==> flow/design.v <==
module  gray(
input  wire         pclk       ,
input  wire         rst_n      ,
input  wire         de_flag    ,
input  wire [15:0]  data_rgb   ,
input  wire         hsync      ,
input  wire         vsync      ,
output  wire         de_flag_gray  ,
output wire [7:0]   data_gray  ,
output wire [15:0]  data_gray_r,
output wire         hsync_gray ,
output wire         vsync_gray
);
reg [23:0] data888;
always @(posedge pclk)
if (!rst_n)
    data888 <= 0;
else
    data888 <= {data_rgb[15:11],3'b0, data_rgb[10:5],2'b0, data_rgb[4:0],3'b0};
reg [15:0] Y_R, Y_G, Y_B;
always @(posedge pclk) 
if (!rst_n) begin
    Y_R <= 0;
    Y_G <= 0;
    Y_B <= 0;
end
else begin
    Y_R <= data888[23:16]*77;
    Y_G <= data888[15:8]*150;
    Y_B <= data888[7:0]*29;
end
reg [15:0] Y_TEMP;
always @(posedge pclk)
if (!rst_n)
    Y_TEMP <= 0;
else
    Y_TEMP <= Y_R + Y_G + Y_B;
reg [7:0] data_y;
always @(posedge pclk)
if (!rst_n)
    data_y <= 0;
else
    data_y <= Y_TEMP[15:8];
reg [3:0] hsync_r;
reg [3:0] vsync_r;
reg [3:0] de_flag_r;
always @(posedge pclk)
if (!rst_n) begin
    hsync_r <= 0;
    vsync_r <= 0;
    de_flag_r <= 0;
end
else begin
    hsync_r <= {hsync_r[2:0],hsync};
    vsync_r <= {vsync_r[2:0],vsync};
    de_flag_r <= {de_flag_r[2:0],de_flag};
end
assign data_gray = data_y;
assign data_gray_r = {data_y[7:3], data_y[7:2], data_y[7:3]};
assign hsync_gray = hsync_r[3];
assign vsync_gray = vsync_r[3];
assign de_flag_gray = de_flag_r[3];
endmodule
Step by step through the tools: gray --
What the tools print for gray, step after step. Line numbers count from 1 in the design file above. Cell names lack the library's common part. A cell with n/a has no value.
Design: design top gray, clock port pclk, cell library sky130hd, library corner tt_025C_1v80

After elaboration --
Source: Yosys, flattened and elaborated, memories not mapped. Widths are those after wreduce; folded enables and synchronous resets count as part of the registers. Registers that Yosys merges into a memory's read port (data or address) are not register bits. Print and check cells do not count. Equal cells are merged and count once.
Bit counts: flip-flop bits (word level) 107, input port bits 21, output and inout port bits 27
Cells by class: add/sub/neg operators 2, multiply operators 3
Operator list (count):
- 8-bit by 7-bit multiplier with 15-bit output with constant B | 2
- 8-bit by 5-bit multiplier with 13-bit output with constant B | 1
- 16-bit adder | 2

Logic depth --
Longest topological path by Yosys (ltp), each cell counted once; first at word level (registers and memories cut), then after technology mapping (sequential cells cut; the memories' decode and read muxes count).
Depth: word-level depth 2, ABC_AREA 0, mapped depth 11

Synthesis result --
Yosys stat after the flow's synthesis: flattened, memories mapped to cells. It holds for the ABC_AREA given above (unset counts as 0); a run with the other value may have another netlist. Totals and module areas in this step are rounded.
Synthesis totals: standard cells after synthesis 450, synthesis area 0.004599 mm^2, sequential area 0.001582 mm^2, flip-flop cells 79
Cells by type (count):
- dfxtp_1 | 79
- ha_1 | 90
- fa_1 | 19
- and2_1 | 49
- inv_1 | 44
- buf_4 | 17
- a21oi_1 | 21
- nor2_1 | 26
- xnor2_1 | 9
- xor2_1 | 6
- nand2_1 | 13
- a21o_1 | 6
- o21ai_0 | 9
- nor2b_1 | 6
- mux2i_1 | 3
- nand3b_1 | 4
- o211a_1 | 3
- o21ai_1 | 6
Not listed: further types 22, cells in them 40.

Path before layout --
Path of least setup slack by OpenSTA after synthesis, without wires, with an ideal clock, recovery checks aside; 20% of the period is set as input and as output delay. Where synthesis merged equal registers, the netlist keeps one of their names.
Timing path after synthesis: path type register to register, start reg data888[15], end reg Y_G[14], period 4.2 ns, library setup time 0.095 ns, launch time at the first pin 0.000 ns, arrival 2.955 ns, setup slack 1.150 ns, path delay 3.050 ns, stages 10, path buffers 0, synthesis period reached 3.05 ns
"path delay" is the arrival time less input delay plus setup time. "stages": output pins that drive a net of the path, with the launching flip-flop's if there is one; two outputs of one cell count as two. "synthesis period reached" = period - worst setup slack (recovery checks aside). The figure is calculated, with input and output delays left at 20% of the set period. The rows between start and end are the longest chain of elaborated cells between them; the timing report does not say that the signal goes this way. Where chains are equally long, one stands for them. Each line given opens the expression or statement behind the cell; cells for indexed reads and writes are added by Yosys, which also makes memories of some case tables.
Between the ends, after synthesis: cells stage by stage dfxtp_1 -> ha_1 -> ha_1 -> fa_1 -> ha_1 -> ha_1 -> a211o_1 -> o41ai_2 -> mux2_1 -> o311ai_1, length of the longest elaborated chain 1, elaborated cells on any way between the ends 1, source lines of those cells 1, classes of those cells 1 x mul
Ends and longest elaborated chain, after synthesis:
- from (decl) | line 14 | reg [23:0] data888;
- from (assign) | line 17 | data888 <= 0;
- from (assign) | line 19 | data888 <= {data_rgb[15:11],3'b0, data_rgb[10:5],2'b0, data_rgb[4:0],3'b0};
- 8-bit by 7-bit multiplier with 15-bit output | line 29 | Y_G <= data888[15:8]*150;
- to (assign) | line 24 | Y_G <= 0;
- to (assign) | line 29
- to (decl) | line 20 | reg [15:0] Y_R, Y_G, Y_B;

Path in the finished layout --
From the final timing report of record 1: the path of least setup slack in the routed layout; clock arrival at registers is part of the times.
Timing path after layout: path type register to register, start reg data888[13], end reg Y_G[14], period 4.06 ns, library setup time 0.09 ns, launch time at the first pin 0.35 ns, arrival 3.66 ns, setup slack 0.65 ns, stages 10, path buffers 0
The rows between start and end are the longest chain of elaborated cells between them; the timing report does not say that the signal goes this way. Where chains are equally long, one stands for them.
Between the ends, after layout: cells stage by stage dfxtp_1 -> ha_1 -> ha_1 -> fa_1 -> ha_1 -> ha_1 -> a211o_1 -> o41ai_2 -> mux2_1 -> o311ai_1, length of the longest elaborated chain 1, elaborated cells on any way between the ends 1, source lines of those cells 1, classes of those cells 1 x mul
Ends and longest elaborated chain, after layout:
- from (decl) | line 14 | reg [23:0] data888;
- from (assign) | line 17 | data888 <= 0;
- from (assign) | line 19 | data888 <= {data_rgb[15:11],3'b0, data_rgb[10:5],2'b0, data_rgb[4:0],3'b0};
- 8-bit by 7-bit multiplier with 15-bit output | line 29 | Y_G <= data888[15:8]*150;
- to (assign) | line 24 | Y_G <= 0;
- to (assign) | line 29
- to (decl) | line 20 | reg [15:0] Y_R, Y_G, Y_B;

==> results <==
Measured results for gray: 2 stored runs of the Yosys and OpenROAD flow on sky130hd. The settings differ; the order carries no meaning. The constraints put input and output delay at 20% of the set period each and load the outputs with 0.01 pF.
"clock period reached" = clock period - worst setup slack. The figure is calculated, with input and output delays left at 20% of the set period.
"time of the worst setup path": the worst setup path's part of the clock period (all of it between registers, 20% less for each end at a port) less its slack. A launch clock that arrives late makes it longer, a capture clock that arrives late makes it shorter.
"power consumption" rests on the timing tool's default activity at the inputs, not on a simulated workload.
The results are shown rounded.

* Record 1 | settings: period_ns 4.06; CORE_UTILIZATION 58; SETUP_SLACK_MARGIN -0.4; PLACE_DENSITY 0.65; CORE_ASPECT_RATIO 0.59; CELL_PAD_IN_SITES_DETAIL_PLACEMENT 1; SLEW_MARGIN 0; CAP_MARGIN 20; CORE_MARGIN 2 | results: netlist area reported by Yosys 0.004599 mm^2; die outline area 0.008683 mm^2; standard-cell area after routing 0.005369 mm^2; final utilization 71.2%; worst setup slack after layout 0.652 ns; setup total negative slack 0.000 ns; worst hold slack in the final report 0.432 ns; power consumption 2.438 mW; clock period reached 3.408 ns; time of the worst setup path 3.41 ns; critical path type register to register
* Record 2 | settings: period_ns 2.39; CORE_UTILIZATION 60; SETUP_SLACK_MARGIN 0.62; PLACE_DENSITY 0.49; CORE_ASPECT_RATIO 0.98; CORE_MARGIN 5; TNS_END_PERCENT 10; MIN_ROUTING_LAYER met1; CAP_MARGIN 20; SLEW_MARGIN 20 | results: netlist area reported by Yosys 0.004599 mm^2; die outline area 0.009517 mm^2; standard-cell area after routing 0.006434 mm^2; final utilization 86.4%; worst setup slack after layout -0.459 ns; setup total negative slack -3.119 ns; worst hold slack in the final report 0.435 ns; power consumption 3.956 mW; clock period reached 2.849 ns; time of the worst setup path 2.85 ns; critical path type register to register
