==> flow/design.v <==
module sobel (
    input wire           pclk       ,
    input wire           rst_n      ,
    input wire  [7:0]   line11_data ,
    input wire  [7:0]   line12_data ,
    input wire  [7:0]   line13_data ,
    input wire  [7:0]   line21_data ,
    input wire  [7:0]   line22_data ,
    input wire  [7:0]   line23_data ,
    input wire  [7:0]   line31_data ,
    input wire  [7:0]   line32_data ,
    input wire  [7:0]   line33_data ,
    input wire         de_flag_line ,
    input wire          hsync_line  ,
    input wire          vsync_line  ,
    output wire [15:0]  data_sobel ,
    output wire         de_flag_sobel ,
    output wire         hsync_sobel ,
    output wire         vsync_sobel
);
reg [8:0]GX11, GX12, GX13, GX21, GX22, GX23, GX31, GX32, GX33;
reg [8:0]GY11, GY12, GY13, GY21, GY22, GY23, GY31, GY32, GY33;
always @(posedge pclk)
if (!rst_n) begin
    GX11 <= 0; GX12 <= 0; GX13 <= 0;
    GX21 <= 0; GX22 <= 0; GX23 <= 0;
    GX31 <= 0; GX32 <= 0; GX33 <= 0;
end
else
begin
    GX11 <= line11_data*1; GX12 <= line12_data*2; GX13 <= line13_data*1;
    GX21 <= line21_data*0; GX22 <= line22_data*0; GX23 <= line23_data*0;
    GX31 <= line31_data*1; GX32 <= line32_data*2; GX33 <= line33_data*1;
end
always @(posedge pclk)
if (!rst_n) begin
    GY11 <= 0; GY12 <= 0; GY13 <= 0;
    GY21 <= 0; GY22 <= 0; GY23 <= 0;
    GY31 <= 0; GY32 <= 0; GY33 <= 0;
end
else
begin
    GY11 <= line11_data*1; GY21 <= line21_data*2; GY31 <= line31_data*1;
    GY12 <= line12_data*0; GY22 <= line22_data*0; GY32 <= line32_data*0;
    GY13 <= line13_data*1; GY23 <= line23_data*2; GY33 <= line33_data*1;
end
reg [10:0] GX1,GX2,GX3,GY1,GY2,GY3;
always @(posedge pclk)
if (!rst_n) begin
    GX1 <= 0; GX2 <= 0; GX3 <= 0;
    GY1 <= 0; GY2 <= 0; GY3 <= 0;
end
else
begin
    GX1 <= GX11 + GX12 + GX13;
    GX2 <= GX21 + GX22 + GX23;
    GX3 <= GX31 + GX32 + GX33;
    GY1 <= GY11 + GY21 + GY31;
    GY2 <= GY12 + GY22 + GY32;
    GY3 <= GY13 + GY23 + GY33;
end
reg [10:0] GX, GY;
    always @(posedge pclk)
    if (!rst_n) begin
        GX <= 0;
        GY <= 0;
    end
    else begin
        if(GX1 > GX3)
        GX<=GX1-GX3;
        else 
        GX<=GX3-GX1;
        if(GY1>GY3)
        GY<=GY1-GY3;
        else
        GY<=GY3-GY1;
    end
reg [11:0] ALL;
always @(posedge pclk)
if (!rst_n)
    ALL <= 0;
else
    ALL <= GX + GY;
reg [15:0] data_reg;
always @(posedge pclk)
if (!rst_n)
    data_reg <= 0;
else if (ALL > 100)
    data_reg <= 16'hffff;
else 
    data_reg <= 0;
reg [4:0] de_flag_line_r;
reg [4:0] hsync_line_r;
reg [4:0] vsync_line_r;
always @(posedge pclk)
if (!rst_n) begin  
    de_flag_line_r <= 0;
    hsync_line_r <= 0;
    vsync_line_r <= 0;
end
else begin
    de_flag_line_r <= {de_flag_line_r[3:0],de_flag_line};
    hsync_line_r <= {hsync_line_r[3:0],hsync_line};
    vsync_line_r <= {vsync_line_r[3:0],vsync_line};
end
assign data_sobel = data_reg;
assign de_flag_sobel = de_flag_line_r[4];
assign hsync_sobel = hsync_line_r[4];
assign vsync_sobel = vsync_line_r[4];
endmodule
# Tool chain data of sobel
# The steps from the RTL of sobel to its reports follow in flow order.
# Line numbers count from 1 in the design file above.
# Operators: Yosys type, input widths -> output width; for muxes data width and select width s.
# Cell names lack the library's common part.
design:
  design: "sobel"
  clk_port: "pclk"
  lib: "sky130hd"
  corner: "tt_025C_1v80"

# Word-level counts
# Source: Yosys, flattened and elaborated, memories not mapped. Widths are those after wreduce; folded enables and synchronous resets count as part of the registers. Registers that Yosys merges into a memory's read port (data or address) are not register bits. Print and check cells do not count.
word_totals:
  out_inout_bits: 19
  ff_bits: 175
  input_bits: 77
  wordCells: 40
op_classes:
  addsub: 13
  muxes: 3
  compare: 3
op_table:
  columns: ["operator", "n"]
  rows:
  - ["$sub 11x11->11", 4]
  - ["$add 10x9->11", 3]
  - ["$add 8x9->10", 3]
  - ["$gt 11x11->1", 2]
  - ["$mux 11", 2]
  - ["$mux 16", 1]
  - ["$add 11x11->12", 1]
  - ["$gt 12x7->1 const B", 1]
  - ["$add 10x8->11", 1]
  - ["$add 9x9->10", 1]

# Depth
# Depth = most cells in a row (Yosys ltp): at word level without a register or memory, in the mapped netlist without a sequential cell, where the memories' decode and read muxes count.
logic_depth:
  depth_word: 2
  abc_area: 0
  ltp_mapped: 13

# After synthesis
# Source: synth_stat.txt of the flow (Yosys; design flattened, memories mapped). It holds for the ABC_AREA given above (unset counts as 0); a run with the other value may have another netlist.
synth_totals:
  ff_cells: 154
  mapped_cells: 816
  synth_area_um2: 8236.6
  seqArea_um2: 3083.0
types:
  columns: ["cell", "n", "area_total_um2"]
  rows:
  - ["dfxtp_1", 154, 3.08E+03]
  - ["ha_1", 87, 1.09E+03]
  - ["and2_1", 128, 800.768]
  - ["fa_1", 37, 740.71]
  - ["a21o_1", 36, 270.259]
  - ["mux2i_1", 25, 250.24]
  - ["inv_1", 66, 247.738]
  - ["a21oi_1", 40, 200.192]
  - ["xnor2_1", 20, 175.168]
  - ["nor2b_1", 21, 131.376]
  - ["xor2_1", 15, 131.376]
  - ["o21ai_0", 23, 115.11]
  - ["buf_4", 15, 112.608]
  - ["nand2b_1", 15, 93.84]
  - ["nor2_1", 23, 86.333]
  - ["clkbuf_1", 18, 67.565]
  - ["nand2_1", 17, 63.811]
  - ["a221o_1", 5, 50.048]
# Other cell types: 35; their cells: 71.

# Worst setup path after synthesis
# Source: OpenSTA report_checks on the synthesized netlist (no wires, ideal clock, input and output delay 20% of the period each), path of least setup slack; recovery checks are left aside. Register names are those of the netlist, which keeps one name where synthesis merged equal registers.
synth_timing:
  path_kind: "reg-to-reg"
  startpoint: "reg (name not given)"
  endpoint: "reg GX1[7]"
  path_slack_ps: 284
  t_arrival_ps: 2401
  delay_ps: 2516
  period_ps: 2800
  path_buffers: 0
  required_time_ps: 2685
  t_first_pin_ps: 0
  path_stages: 13
  setup_time_ps: 115
  synth_period_reached_ps: 2516
# "delay_ps" = arrival - input delay + setup time.
# "path_stages" counts driving pins, that of a launching flip-flop among them; a cell with two outputs on the path counts twice.
# "synth_period_reached_ps" is the clock period less the worst setup slack; recovery checks do not enter. This is arithmetic on one report: input and output delays are still those of the set period (20% each).
# The rows between start and end are the longest chain of elaborated cells between them; the timing report does not say that the signal goes this way. Where chains are equally long, one stands for them.
# A line is the first line of the expression or statement that the cell stems from. Yosys adds cells for indexed reads and writes and turns some case tables into memories.
synth_between:
  path_cell_list: "dfxtp_1 -> inv_1 -> fa_1 -> inv_1 -> ha_1 -> fa_1 -> a21o_1 -> a21oi_1 -> nor2b_1 -> o21a_1 -> nor2_1 -> xnor2_1 -> and2_1"
  elab_chain_cells: 2
  cells_between: 2
  cone_classes: "add/sub (2)"
synth_rtl:
  columns: ["item", "line", "source"]
  rows:
  - ["$add 8x9->10", 55, "GX1 <= GX11 + GX12 + GX13;"]
  - ["$add 10x8->11", 55, null]
  - ["end, assigned", 50, "GX1 <= 0; GX2 <= 0; GX3 <= 0;"]
  - ["end, assigned", 55, null]
  - ["end, declared", 47, "reg [10:0] GX1,GX2,GX3,GY1,GY2,GY3;"]

# Worst path after layout
# From the final timing report of run 2: the path of least setup slack in the routed layout; clock arrival at registers is part of the times.
# The report prints the path's times to 10 ps; the period is as set.
layout_timing:
  path_kind: "reg-to-reg"
  startpoint: "reg GY11[1]"
  endpoint: "reg GY1[8]"
  path_buffers: 1
  path_slack_ps: 360
  period_ps: 2940
  required_time_ps: 3270
  t_arrival_ps: 2910
  t_first_pin_ps: 430
  setup_time_ps: 100
  path_stages: 11
# The rows between start and end are the longest chain of elaborated cells between them; the timing report does not say that the signal goes this way. Where chains are equally long, one stands for them.
layout_between:
  path_cell_list: "dfxtp_2 -> buf_4 -> fa_1 -> ha_1 -> a21o_1 -> a21oi_2 -> nor2b_1 -> o21a_1 -> o41a_1 -> xor2_1 -> and2_1"
  elab_chain_cells: 2
  cells_between: 2
  cone_classes: "add/sub (2)"
layout_rtl:
  columns: ["item", "line", "source"]
  rows:
  - ["start, assigned", 37, "GY11 <= 0; GY12 <= 0; GY13 <= 0;"]
  - ["start, assigned", 43, "GY11 <= line11_data*1; GY21 <= line21_data*2; GY31 <= line31_data*1;"]
  - ["$add 8x9->10", 58, "GY1 <= GY11 + GY21 + GY31;"]
  - ["$add 10x9->11", 58, null]
  - ["end, assigned", 51, "GY1 <= 0; GY2 <= 0; GY3 <= 0;"]
  - ["end, assigned", 58, null]
  - ["end, declared", 47, "reg [10:0] GX1,GX2,GX3,GY1,GY2,GY3;"]

# Record of 2 stored runs of the RTL-to-layout flow on sobel, platform sky130hd. The runs are unordered. Constraints: input delay and output delay 20% of the set period each, output load 0.01 pF.
# "period_reached_ps" is the run's clock period less its worst setup slack. It is reckoned from that one timing run; input and output delays stay at 20% of the period that was set.
# "timing.worst_path_ps": the worst setup path's part of the clock period (all of it between registers, 20% less for each end at a port) less its slack. A launch clock that arrives late makes it longer, a capture clock that arrives late makes it shorter.
# "timing.worst_path_ps" is known to 10 ps.
runs:
  - name: "run 1"
    settings:
      period_ns: 2.14
      CORE_UTILIZATION: 52
      SETUP_SLACK_MARGIN: 0.12
      PLACE_DENSITY_LB_ADDON: 0.11
      CELL_PAD_IN_SITES_GLOBAL_PLACEMENT: 3
      CELL_PAD_IN_SITES_DETAIL_PLACEMENT: 2
      TNS_END_PERCENT: 95
      CTS_CLUSTER_SIZE: 22
      SLEW_MARGIN: 25
      CAP_MARGIN: 20
      CORE_MARGIN: 2
    outcome: "no results, placement failed with FLW-0024"
  - name: "run 2"
    settings:
      period_ns: 2.94
      CORE_UTILIZATION: 25
      SETUP_SLACK_MARGIN: 0.31
      PLACE_DENSITY_LB_ADDON: 0.01
      CORE_MARGIN: 7
      TNS_END_PERCENT: 80
      GPL_ROUTABILITY_DRIVEN: 1
      CAP_MARGIN: 15
      SLEW_MARGIN: 0
    results:
      total_die_area_um2: 38224.2
      yosys_chip_area_um2: 8236.6
      tns_ps: 0
      post_route_stdcell_area_um2: 10251.1
      period_reached_ps: 2579
      timing.worst_path_ps: 2580
      path_kind: "reg-to-reg"
      setup_worst_slack_ps: 361
