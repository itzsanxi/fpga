==> flow/design.v <==
module rx (
    input  wire clk,
    input  wire rst_n,
    input  wire rx,
    output wire [7:0] data_rx,
    output wire done_rx
);
parameter sys_clk = 50_000_000,  
          bps = 9600,
          delay = sys_clk / bps;
reg [1:0]   rx_reg;
wire        flag;
reg         rx_en;
reg [15:0]  cnt_bps;
reg [3:0]   cnt_bit;
reg [7:0]   data_reg;
always @(posedge clk ) 
if (!rst_n) 
    rx_reg <= 2'b11;
else 
    rx_reg <= {rx_reg[0], rx};
assign flag = (rx_reg == 2'b10) ? 1 : 0;
always @(posedge clk) 
if (!rst_n) 
    rx_en <= 0;
else if (flag == 1) 
    rx_en <= 1;
else if (cnt_bit == 9 && cnt_bps == delay/2 - 1) 
    rx_en <= 0;
else 
    rx_en <= rx_en;
always @(posedge clk) 
if (!rst_n) 
    cnt_bps <= 0;
else if (rx_en == 1) begin
    if (cnt_bps == delay - 1) 
        cnt_bps <= 0;
    else 
        cnt_bps <= cnt_bps + 1;
end
else 
    cnt_bps <= 0;
always @(posedge clk) 
if (!rst_n) 
    cnt_bit <= 0;
else if (rx_en == 1) begin
    if (cnt_bps == delay - 1) 
        cnt_bit <= cnt_bit + 1;
    else 
        cnt_bit <= cnt_bit;
end
else 
    cnt_bit <= 0;
always @(posedge clk) 
if (!rst_n) 
    data_reg <= 0;
else if (rx_en == 1) begin
if(cnt_bit > 0 && cnt_bit < 9 && cnt_bps == delay/2 - 1)
    if (cnt_bps == delay/2 - 1) 
        data_reg[cnt_bit - 1] <= rx_reg[1];
    else 
        data_reg <= data_reg;
end
else 
    data_reg <= 0;
assign data_rx = (cnt_bit == 9) ? data_reg : 0;
assign done_rx = (cnt_bit == 9 && cnt_bps == delay/2 - 1) ? 1 : 0;
endmodule
module top  (
input  wire clk,
input  wire rst_n,
input  wire rx,
output reg [3:0] led
);
wire [7:0] data_rx;
wire done_rx;
always @(posedge clk) 
    if (!rst_n)
        led <= 0;
 else if (done_rx == 1) begin
        case (data_rx)
            8'h01: led <= 4'b0001;
            8'h02: led <= 4'b0010;
            8'h03: led <= 4'b0100;
            8'h04: led <= 4'b1000;
            default: led <= 0;
        endcase
    end
rx rx_u(
.clk             (clk),
    .rst_n           (rst_n),
    .rx              (rx),
    .data_rx         (data_rx),
    .done_rx         (done_rx)
);
endmodule
==> Step by step through the tools: top <==
The steps from the RTL of top to its reports follow in flow order.
Lines are those of the file above, counted from 1.
Operators: Yosys type, input widths -> output width; for muxes data width and select width s.
Cell names lack the library's common part.
{ "setup": {"top_module": "top", "clock": "clk", "library": "sky130hd", "pvt_corner": "tt_025C_1v80"} }

==> After elaboration <==
Counts by Yosys on the flattened word-level netlist (proc, flatten, opt, wreduce; memories kept). Register bits leave out memories and registers merged into their read ports (data or address). Print and check cells are left out. Cells with the same type and inputs are merged into one.
{ "op_classes": {"n_addsub": 4, "reduce_and_logical": 7, "equal": 8, "logic": 5, "n_mux": 6, "compare": 2, "n_shift": 2} }
{ "op_table": {"columns": ["op", "n"], "rows": [
  ["$shift 1x33->8", 1],
  ["$shift 1x33->8 const A", 1],
  ["$neg 32->33", 1],
  ["$add 16x1->16 const B", 1],
  ["$eq 16x12->1 const B", 1],
  ["$eq 16x13->1 const B", 1],
  ["$eq 8x2->1 const B", 2],
  ["$pmux 4 s4", 1],
  ["$eq 8x1->1 const B", 1],
  ["$eq 8x3->1 const B", 1],
  ["$and 8x8->8", 1],
  ["$or 8x8->8", 1],
  ["$not 8->8", 1],
  ["$mux 8", 1],
  ["$sub 4x1->5 const B", 1],
  ["$reduce_and 2->1", 2],
  ["$add 4x1->4 const B", 1],
  ["$gt 4x1->1 const B", 1],
  ["$lt 4x4->1 const B", 1],
  ["$eq 4x4->1 const B", 1],
  ["$mux 1", 4],
  ["$logic_and 1x1->1", 3],
  ["$reduce_or 3->1", 1],
  ["$not 1->1", 2],
  ["$eq 2x2->1 const B", 1],
  ["$reduce_bool 2->1", 1]
]} }
{ "word_totals": {"ff_bits": 35} }

==> Depth <==
Yosys ltp: most cells in a row. Word level: on the elaborated netlist, between registers, memories and ports. Mapped: between sequential cells and ports; inverters and the memories' decode and read muxes count.
{ "logic_depth": {"depth_word": 6, "abc_area": 1, "depth_mapped": 18, "mapped_depth_nobuf": 18} }

==> Synthesis result <==
Yosys stat after the flow's synthesis: flattened, memories mapped to cells. It holds for the ABC_AREA given above (unset counts as 0); a run with the other value may have another netlist.
{ "by_type": {"columns": ["type", "n", "area_total_um2"], "rows": [
  ["dfxtp_1", 35, 700.672],
  ["nand2_1", 63, 236.477],
  ["nor2_1", 54, 202.694],
  ["ha_1", 12, 150.144],
  ["inv_1", 38, 142.637],
  ["nand3_1", 27, 135.13],
  ["a21oi_1", 23, 115.11],
  ["nand4_1", 12, 75.072],
  ["nand3_2", 5, 50.048],
  ["nor3_1", 7, 35.034],
  ["o21ai_0", 7, 35.034],
  ["xor2_1", 4, 35.034],
  ["nor2_2", 5, 31.28],
  ["or2_2", 5, 31.28],
  ["inv_2", 7, 26.275],
  ["nand3b_4", 1, 20.019],
  ["nor3_2", 2, 20.019],
  ["nand2_2", 3, 18.768]
]} }
Not listed: further types 13, cells in them 16.
{ "synth_totals": {"ff_cells": 35, "seqArea_um2": 700.7, "stdcells": 326, "yosys_area_um2": 2175.8} }

==> Timing after synthesis <==
Source: OpenSTA report_checks on the synthesized netlist (no wires, ideal clock, input and output delay 20% of the period each), path of least setup slack; recovery checks are left aside. Register names are those of the netlist, which keeps one name where synthesis merged equal registers.
{ "synth_path": {"kind": "reg2reg", "start": "register rx_u.cnt_bit[0]", "end": "register rx_u.data_reg[3]", "required_time_ps": 3965, "tclk_ps": 4080, "t_first_pin_ps": 0, "arrival_time_ps": 2341, "n_path_buf": 0, "path_delay_ps": 2456, "setup_ps": 115, "path_slack_ps": 1624, "stages": 19, "period_less_setup_slack_ps": 2456} }
"path_delay_ps" = arrival - input delay + setup time.
"stages": output pins that drive a net of the path, with the launching flip-flop's if there is one; two outputs of one cell count as two.
"period_less_setup_slack_ps" = period - worst setup slack (recovery checks aside). The figure is calculated, with input and output delays left at 20% of the set period.
The rows between start and end are the longest chain of elaborated cells between them; the timing report does not say that the signal goes this way. Where chains are equally long, one stands for them.
A line is the first line of the expression or statement that the cell stems from. Yosys adds cells for indexed reads and writes and turns some case tables into memories.
A register here has more assigning lines than the two given.
Where a signal picks the word or bit written, the line may be left out of the assigning lines.
{ "synth_via": {"cell_sequence": "dfxtp_1 -> inv_2 -> ha_1 -> nand2_1 -> clkinv_1 -> nand3_1 -> inv_2 -> nand2_2 -> ha_1 -> inv_1 -> nand2_1 -> nor2_1 -> nand3_1 -> nand2_1 -> nand4_1 -> nor2_1 -> nand3_1 -> nand2_1 -> nor2_1", "elab_chain_cells": 6, "cone_cells": 12, "lines_between": 2, "classes_between": "add/sub: 2; compare: 2; shift: 2; logic: 3; reduce/logical: 3"} }
{ "synth_lines": {"columns": ["item", "line_no", "source"], "rows": [
  ["start, declared", 15, "reg [3:0]   cnt_bit;"],
  ["start, assigned", 48, "cnt_bit <= cnt_bit + 1;"],
  ["start, assigned", 50, "cnt_bit <= cnt_bit;"],
  ["$sub 4x1->5", 60, "data_reg[cnt_bit - 1] <= rx_reg[1];"],
  ["$neg 32->33", 60, null],
  ["$shift 1x33->8", 60, null],
  ["$not 8->8", 60, null],
  ["$and 8x8->8", 60, null],
  ["$or 8x8->8", 60, null],
  ["end, assigned", 56, "data_reg <= 0;"],
  ["end, assigned", 62, "data_reg <= data_reg;"],
  ["end, declared", 16, "reg [7:0]   data_reg;"]
]} }

==> Timing after layout <==
From the final timing report of run B: the path of least setup slack in the routed layout; clock arrival at registers is part of the times.
The path's times are printed in steps of 10 ps; the period is the one set.
{ "layout_path": {"kind": "reg2reg", "start": "register rx_u.cnt_bit[0]", "end": "register rx_u.data_reg[3]", "tclk_ps": 4210, "n_path_buf": 0, "arrival_time_ps": 2830, "required_time_ps": 4390, "stages": 18, "setup_ps": 100, "t_first_pin_ps": 280, "path_slack_ps": 1560} }
The rows between start and end are the longest chain of elaborated cells between them; the timing report does not say that the signal goes this way. Where chains are equally long, one stands for them.
A register here has more assigning lines than the two given.
Where a signal picks the word or bit written, the line may be left out of the assigning lines.
{ "layout_via": {"cell_sequence": "dfxtp_4 -> inv_4 -> ha_2 -> inv_1 -> nand2_1 -> nand3_1 -> a21oi_2 -> inv_1 -> ha_1 -> nand2_1 -> nor2_1 -> nand3_1 -> nand2_1 -> nand4_1 -> nor2_2 -> nand3_1 -> nand2_1 -> nor2_1", "elab_chain_cells": 6, "cone_cells": 12, "lines_between": 2, "classes_between": "add/sub: 2; compare: 2; shift: 2; logic: 3; reduce/logical: 3"} }
{ "layout_lines": {"columns": ["item", "line_no", "source"], "rows": [
  ["start, declared", 15, "reg [3:0]   cnt_bit;"],
  ["start, assigned", 48, "cnt_bit <= cnt_bit + 1;"],
  ["start, assigned", 50, "cnt_bit <= cnt_bit;"],
  ["$sub 4x1->5", 60, "data_reg[cnt_bit - 1] <= rx_reg[1];"],
  ["$neg 32->33", 60, null],
  ["$shift 1x33->8", 60, null],
  ["$not 8->8", 60, null],
  ["$and 8x8->8", 60, null],
  ["$or 8x8->8", 60, null],
  ["end, assigned", 56, "data_reg <= 0;"],
  ["end, assigned", 62, "data_reg <= data_reg;"],
  ["end, declared", 16, "reg [7:0]   data_reg;"]
]} }

Appendix: measured runs

Module top, platform sky130hd: 2 stored runs of the flow (Yosys, OpenROAD) with differing settings, in no particular order. Input and output delays are each 20% of the period that was set; the output load is 0.01 pF.
"clock_period_reached_ps" = clock period - worst setup slack. The figure is calculated, with input and output delays left at 20% of the set period.
"critical_path_time_ps": the worst setup path's part of the clock period (all of it between registers, 20% less for each end at a port) less its slack. A launch clock that arrives late makes it longer, a capture clock that arrives late makes it shorter.
By "final_power_w" is meant OpenSTA's value without simulated activity: inputs other than the clock are taken to toggle once in ten clock periods, and the tool carries that through the logic.
"critical_path_time_ps" is known to 10 ps.

Run A
==> flow/run.sh <==
#!/bin/bash
# the make line also repeats the synthesis and layout settings of config.mk as NAME=value (left out here)
make -C /OpenROAD-flow-scripts/flow DESIGN_CONFIG=/design/flow/config.mk WORK_HOME=/design/flow/orfs CLKGATE_MAP_FILE= finish
==> flow/config.mk <==
export PLATFORM = sky130hd
export DESIGN_NAME = top
export DESIGN_NICKNAME = top
export VERILOG_FILES = /design/flow/design.v
export SDC_FILE = /design/flow/constraint.sdc
export NUM_CORES = 4
export LEC_CHECK = 0
export CAP_MARGIN = 20
export CELL_PAD_IN_SITES_DETAIL_PLACEMENT = 2
export CORE_MARGIN = 2
export CORE_UTILIZATION = 65
export MIN_ROUTING_LAYER = met2
export PLACE_DENSITY_LB_ADDON = 0.29
export SLEW_MARGIN = 20
==> flow/constraint.sdc <==
create_clock -name core_clock -period 2.06 [get_ports {clk}]
set_input_delay 0.4120 -clock core_clock [delete_from_list [all_inputs] [get_ports {clk}]]
set_output_delay 0.4120 -clock core_clock [all_outputs]
set_load 0.01 [all_outputs]

==> results of run A, as JSON <==
{
  "outcome": "incomplete, placement halted on DPL-0033"
}

Run B
==> flow/run.sh <==
#!/bin/bash
# the make line also repeats the synthesis and layout settings of config.mk as NAME=value (left out here)
make -C /OpenROAD-flow-scripts/flow DESIGN_CONFIG=/design/flow/config.mk WORK_HOME=/design/flow/orfs CLKGATE_MAP_FILE= finish
==> flow/config.mk <==
export PLATFORM = sky130hd
export DESIGN_NAME = top
export DESIGN_NICKNAME = top
export VERILOG_FILES = /design/flow/design.v
export SDC_FILE = /design/flow/constraint.sdc
export NUM_CORES = 4
export LEC_CHECK = 0
export ABC_AREA = 1
export CAP_MARGIN = 20
export CELL_PAD_IN_SITES_GLOBAL_PLACEMENT = 3
export CORE_ASPECT_RATIO = 0.66
export CORE_MARGIN = 2
export CORE_UTILIZATION = 32
export CTS_CLUSTER_SIZE = 73
export MAX_ROUTING_LAYER = met4
export PLACE_DENSITY_LB_ADDON = 0.26
export SETUP_SLACK_MARGIN = 1.19
export SLEW_MARGIN = 20
==> flow/constraint.sdc <==
create_clock -name core_clock -period 4.21 [get_ports {clk}]
set_input_delay 0.8420 -clock core_clock [delete_from_list [all_inputs] [get_ports {clk}]]
set_output_delay 0.8420 -clock core_clock [all_outputs]
set_load 0.01 [all_outputs]

==> results of run B, as JSON <==
{
  "yosys_chip_area_um2": 2175.8,
  "die_area_um2": 7489.4,
  "final_cell_area_um2": 2467.4,
  "utilization_frac": 0.373,
  "setup_worst_slack_ps": 1562,
  "timing.setup.tns_ps": 0,
  "fin_hold_ws_ps": 452,
  "final_power_w": 0.0006464,
  "clock_period_reached_ps": 2648,
  "critical_path_time_ps": 2650,
  "critical_path_kind": "reg2reg"
}
